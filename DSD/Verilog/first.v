==> flow/design.v <==
module signmulti(input clock, reset, strt, input [3:0]A, B, output reg [7:0] P, output reg done);
localparam S0=0, S1=1, S2=2, S3=3, S4=4, S5=5;
reg [7:0] a_d, a_q, pdt_d, pdt_q;
reg [2:0] state_d, state_q;
reg [3:0] b_d, b_q;
assign P = pdt_q;
always @ (posedge clock , negedge reset)
begin
	if(!reset) state_q <=S0;
	else begin
	state_q <= state_d;
	pdt_q <=pdt_d;
	a_q <= a_d;
	b_q <= b_d;
	end
end
always @(*) begin
	state_d = state_q;
	done = 1'b0;
	case(state_q)
		S0:if(strt) state_d=S1;
		S1: state_d=S2;
		S2: state_d=S3;
		S3: state_d=S4;
		S4: state_d=S5;
		S5: begin
		done= 1'b1;
		if(strt)state_d =S1;
		end
		default: state_d=S0;
	endcase
end
always @(*)
begin
pdt_d = pdt_q; a_d = a_q; b_d = b_q;
case (state_q)
S0: begin
pdt_d = {8{1'b0}};
a_d = A;
b_d = B;
end
S1: begin
a_d = a_q << 1;
b_d = b_q >> 1;
if (b_q[0] == 1'b1) begin
	if(A[3] == 1'b1) pdt_d = {4'b1111,a_q[3:0]} +pdt_q; 
	else pdt_d = a_q + pdt_q;
	end
end
S2: begin
a_d = a_q << 1;
b_d = b_q >> 1;
if (b_q[0] == 1'b1) begin
	if(A[3] == 1'b1) pdt_d = {3'b111,a_q[4:1], 1'b0} +pdt_q; 
	else pdt_d = a_q + pdt_q;
	end
end
S3: begin
a_d = a_q << 1;
b_d = b_q >> 1;
if (b_q[0] == 1'b1) begin
	if(A[3] == 1'b1) pdt_d = {2'b11,a_q[5:2], 2'b00} +pdt_q; 
	else pdt_d = a_q + pdt_q;
	end
end
S4: begin
	a_d = a_q << 1;
	b_d = b_q >> 1;
	if (b_q[0] == 1'b1) begin
		if(B[3] == 1'b1) pdt_d = {1'b0, (~A+1'b1),3'b000} +pdt_q; 
		else if(A[3] == 1'b1) pdt_d = {1'b1,a_q[6:3], 3'b000} +pdt_q; 
		else pdt_d = a_q + pdt_q;
	end
end
default: pdt_d = pdt_q;
endcase
end
endmodule
module testsignedmulti();
reg clock, reset, strt;
reg [3:0] A, B;
wire [7:0] P;
wire done;
signmulti pp(.clock(clock), .reset(reset), .strt(strt), .A(A), .B(B), .P(P), .done(done));
initial
begin
	clock=0;reset=0; 
	#20; clock=1; 
	A=4'b1011; B= 4'b1101;
	#20 reset=1; clock=0; strt=1'b1;
	#20 clock =1; #20 clock=0;
	#20 clock =1; #20 clock=0;
	#20 clock =1; #20 clock=0;
	#20 clock =1; #20 clock=0;
	#20 clock =1; #20 clock=0;
	#20 clock =1; #20 clock=0;
	#20 clock =1; #20 clock=0;
end
endmodule
From RTL to reports: signmulti
The steps from the RTL of signmulti to its reports follow in flow order.
Line numbers count from 1 in the design file above.
Cell names lack the library's common part.
{ "setup": {"top_module": "signmulti", "clock": "clock", "library": "sky130hd", "corner": "tt_025C_1v80"} }

Word level
Yosys after proc, flatten, opt, wreduce and memory -nomap, before mapping. Memory bits, and registers merged into a memory's read port (data or address), are not among the register bits. Print and check cells are not counted. Equal cells are merged and count once.
{ "word_totals": {"in_bits": 11, "wordCells": 44, "ff_bits": 23} }
{ "classes": {"bitwise": 1, "n_eq": 10, "mux": 15, "n_addsub": 7, "reduce_logical": 7} }
{ "op_table": {"columns": ["cell", "n"], "rows": [
  ["2-to-1 mux 8 bit", 9],
  ["adder 8 bit", 5],
  ["parallel mux 8 bit (select 5 bit)", 1],
  ["parallel mux 8 bit (select 2 bit)", 1],
  ["parallel mux 3 bit (select 5 bit)", 1],
  ["inequality test 2 bit (second input constant)", 4],
  ["adder 7 x 8 -> 8 bit", 1],
  ["parallel mux 4 bit (select 2 bit)", 1],
  ["equality test 3 x 2 -> 1 bit (second input constant)", 2],
  ["equality test 3 bit (second input constant)", 2],
  ["AND reduction 6 bit", 1],
  ["nonzero test 5 bit", 1],
  ["adder 4 x 1 -> 4 bit (second input constant)", 1],
  ["inverter 4 bit", 1],
  ["OR reduction 4 bit", 1],
  ["equality test 3 x 1 -> 1 bit (second input constant)", 1],
  ["logical NOT 3 bit", 1],
  ["2-to-1 mux 3 bit", 1],
  ["inequality test 2 x 1 -> 1 bit (second input constant)", 1],
  ["AND reduction 2 bit", 1],
  ["nonzero test 2 bit", 1],
  ["OR reduction 2 bit", 1],
  ["2-to-1 mux 1 bit", 1]
]} }

Longest topological paths
Yosys ltp: most cells in a row. Word level: on the elaborated netlist, between registers, memories and ports. Mapped: between sequential cells and ports; inverters and the memories' decode and read muxes count.
{ "depth": {"ltp_word": 6, "ABC_AREA": 0, "depth_mapped": 9, "mapped_depth_nobuf": 9} }

Synthesis result
Source: synth_stat.txt of the flow (Yosys; design flattened, memories mapped). It holds for the ABC_AREA given above (unset counts as 0); a run with the other value may have another netlist.
{ "types": {"columns": ["cell_type", "n", "type_area_um2"], "rows": [
  ["edfxtp_1", 20, 600.576],
  ["ha_1", 12, 150.144],
  ["dfrtp_1", 5, 125.12],
  ["xnor2_1", 13, 113.859],
  ["fa_1", 5, 100.096],
  ["o21ai_0", 13, 65.062],
  ["nor2_1", 16, 60.058],
  ["mux2_2", 5, 56.304],
  ["xor2_1", 6, 52.55],
  ["inv_1", 13, 48.797],
  ["nand3_1", 9, 45.043],
  ["and2_1", 7, 43.792],
  ["a31oi_1", 6, 37.536],
  ["buf_4", 5, 37.536],
  ["nor2b_1", 6, 37.536],
  ["buf_6", 3, 33.782],
  ["a21o_1", 4, 30.029],
  ["a21oi_1", 6, 30.029]
]} }
Not listed: further types 39, cells in them 75.
{ "synth_totals": {"ffs": 26, "mapped_area_um2": 2230.9, "stdcells": 229} }

Path before layout
Path of least setup slack by OpenSTA after synthesis, without wires, with an ideal clock, recovery checks aside; 20% of the period is set as input and as output delay. Where synthesis merged equal registers, the netlist keeps one of their names.
{ "synth_timing": {"path_kind": "input -> register", "startpoint": "input port A[3]", "endpoint": "register pdt_q[6]", "arrival_ps": 2071, "tclk_ps": 2350, "slack_ps": 10, "setup_time_ps": 269, "t_first_pin_ps": 470, "driving_pins": 9, "path_delay_ps": 1870, "path_buffers": 2, "synth_period_reached_ps": 2340} }
"path_delay_ps" = arrival - input delay + setup time.
"driving_pins": output pins that drive a net of the path, with the launching flip-flop's if there is one; two outputs of one cell count as two.
"synth_period_reached_ps" = period - worst setup slack (recovery checks aside). The figure is calculated, with input and output delays left at 20% of the set period.
The rows between start and end are the longest chain of elaborated cells between them; the timing report does not say that the signal goes this way. Where chains are equally long, one stands for them.
A line is the first line of the expression or statement that the cell stems from. Yosys adds cells for indexed reads and writes and turns some case tables into memories.
{ "synth_between": {"path_cell_list": "buf_6 > buf_4 > xnor2_1 > ha_1 > or4b_2 > nand3_1 > nor3_1 > o221ai_1 > o211ai_1", "elab_chain_cells": 6} }
{ "synth_lines": {"columns": ["item", "line_no", "text"], "rows": [
  ["start: declaration", 1, "module signmulti(input clock, reset, strt, input [3:0]A, B, output reg [7:0] P, output reg done);"],
  ["inverter 4 bit", 70, "if(B[3] == 1'b1) pdt_d = {1'b0, (~A+1'b1),3'b000} +pdt_q;"],
  ["adder 4 x 1 -> 4 bit", 70, null],
  ["adder 7 x 8 -> 8 bit", 70, null],
  ["2-to-1 mux 8 bit", 70, null],
  ["2-to-1 mux 8 bit", 69, "if (b_q[0] == 1'b1) begin"],
  ["parallel mux 8 bit (select 5 bit)", 36, "case (state_q)"],
  ["end: assignment", 12, "pdt_q <=pdt_d;"],
  ["end: declaration", 3, "reg [7:0] a_d, a_q, pdt_d, pdt_q;"]
]} }

Timing after layout
Path of least setup slack in the final report of stored run 1 (OpenROAD, finished layout, wires in). Where an end is a register, its clock arrival counts in the times.
The path's times are printed in steps of 10 ps; the period is the one set.
{ "layout_timing": {"path_kind": "input -> register", "startpoint": "input port A[3]", "endpoint": "register pdt_q[6]", "arrival_ps": 2790, "driving_pins": 10, "path_buffers": 3, "tclk_ps": 3240, "t_first_pin_ps": 650, "slack_ps": 480, "setup_time_ps": 250} }
The rows between start and end are the longest chain of elaborated cells between them; the timing report does not say that the signal goes this way. Where chains are equally long, one stands for them.
{ "layout_between": {"path_cell_list": "clkdlybuf4s50_1 > buf_6 > buf_8 > xnor2_2 > ha_1 > or4b_2 > nand3_1 > nor3_1 > o221ai_1 > o211ai_1", "elab_chain_cells": 6} }
{ "layout_lines": {"columns": ["item", "line_no", "text"], "rows": [
  ["start: declaration", 1, "module signmulti(input clock, reset, strt, input [3:0]A, B, output reg [7:0] P, output reg done);"],
  ["inverter 4 bit", 70, "if(B[3] == 1'b1) pdt_d = {1'b0, (~A+1'b1),3'b000} +pdt_q;"],
  ["adder 4 x 1 -> 4 bit", 70, null],
  ["adder 7 x 8 -> 8 bit", 70, null],
  ["2-to-1 mux 8 bit", 70, null],
  ["2-to-1 mux 8 bit", 69, "if (b_q[0] == 1'b1) begin"],
  ["parallel mux 8 bit (select 5 bit)", 36, "case (state_q)"],
  ["end: assignment", 12, "pdt_q <=pdt_d;"],
  ["end: declaration", 3, "reg [7:0] a_d, a_q, pdt_d, pdt_q;"]
]} }

Data sheet: physical implementation of signmulti

Settings and measured results of 2 stored flow runs for module signmulti (sky130hd), not sorted in any way. The constraints put input and output delay at 20% of the set period each and load the outputs with 0.01 pF.
"worstPathTime_ps" means the part of the period allowed to the worst setup path (the constraints hold back 20% at inputs and 20% at outputs) less its slack; where the path has registers, the arrival times of their clocks count too.
"power_total_w": no workload was simulated; the value follows from the tool's default switching activity.
"worstPathTime_ps" is known to 10 ps.
[
  {
    "run": "stored run 1",
    "settings": { "period_ns": 3.24, "CORE_UTILIZATION": 25, "SETUP_SLACK_MARGIN": 0.38, "PLACE_DENSITY": 0.69, "CORE_ASPECT_RATIO": 1.2, "CORE_MARGIN": 9, "CELL_PAD_IN_SITES_GLOBAL_PLACEMENT": 2, "CELL_PAD_IN_SITES_DETAIL_PLACEMENT": 1, "TNS_END_PERCENT": 30, "GPL_TIMING_DRIVEN": 0, "GPL_ROUTABILITY_DRIVEN": 1, "CTS_CLUSTER_SIZE": 18, "CTS_CLUSTER_DIAMETER": 222, "SLEW_MARGIN": 10, "MAX_ROUTING_LAYER": "met4", "CAP_MARGIN": 20 },
    "results": { "final_cell_area_um2": 2681.3, "worstPathTime_ps": 2110, "timing.worst_path_kind": "input -> register", "layout_utilization_frac": 0.31, "synth_chip_area_um2": 2230.9, "final_setup_tns_ps": 0, "hold_worst_slack_ps": 433, "die_footprint_um2": 12662.5, "setup_worst_slack_ps": 482, "power_total_w": 0.001045 }
  },
  {
    "run": "stored run 2",
    "settings": { "period_ns": 3.07, "CORE_UTILIZATION": 45, "SETUP_SLACK_MARGIN": -0.24, "CORE_ASPECT_RATIO": 1.34, "ABC_AREA": 1, "MAX_ROUTING_LAYER": "met5", "CAP_MARGIN": 20, "CORE_MARGIN": 2, "SLEW_MARGIN": 20 },
    "results": { "final_cell_area_um2": 2591.2, "worstPathTime_ps": 1870, "timing.worst_path_kind": "input -> register", "layout_utilization_frac": 0.541, "synth_chip_area_um2": 2260.9, "final_setup_tns_ps": 0, "hold_worst_slack_ps": 455, "die_footprint_um2": 5613.0, "setup_worst_slack_ps": 584, "power_total_w": 0.001291 }
  }
]
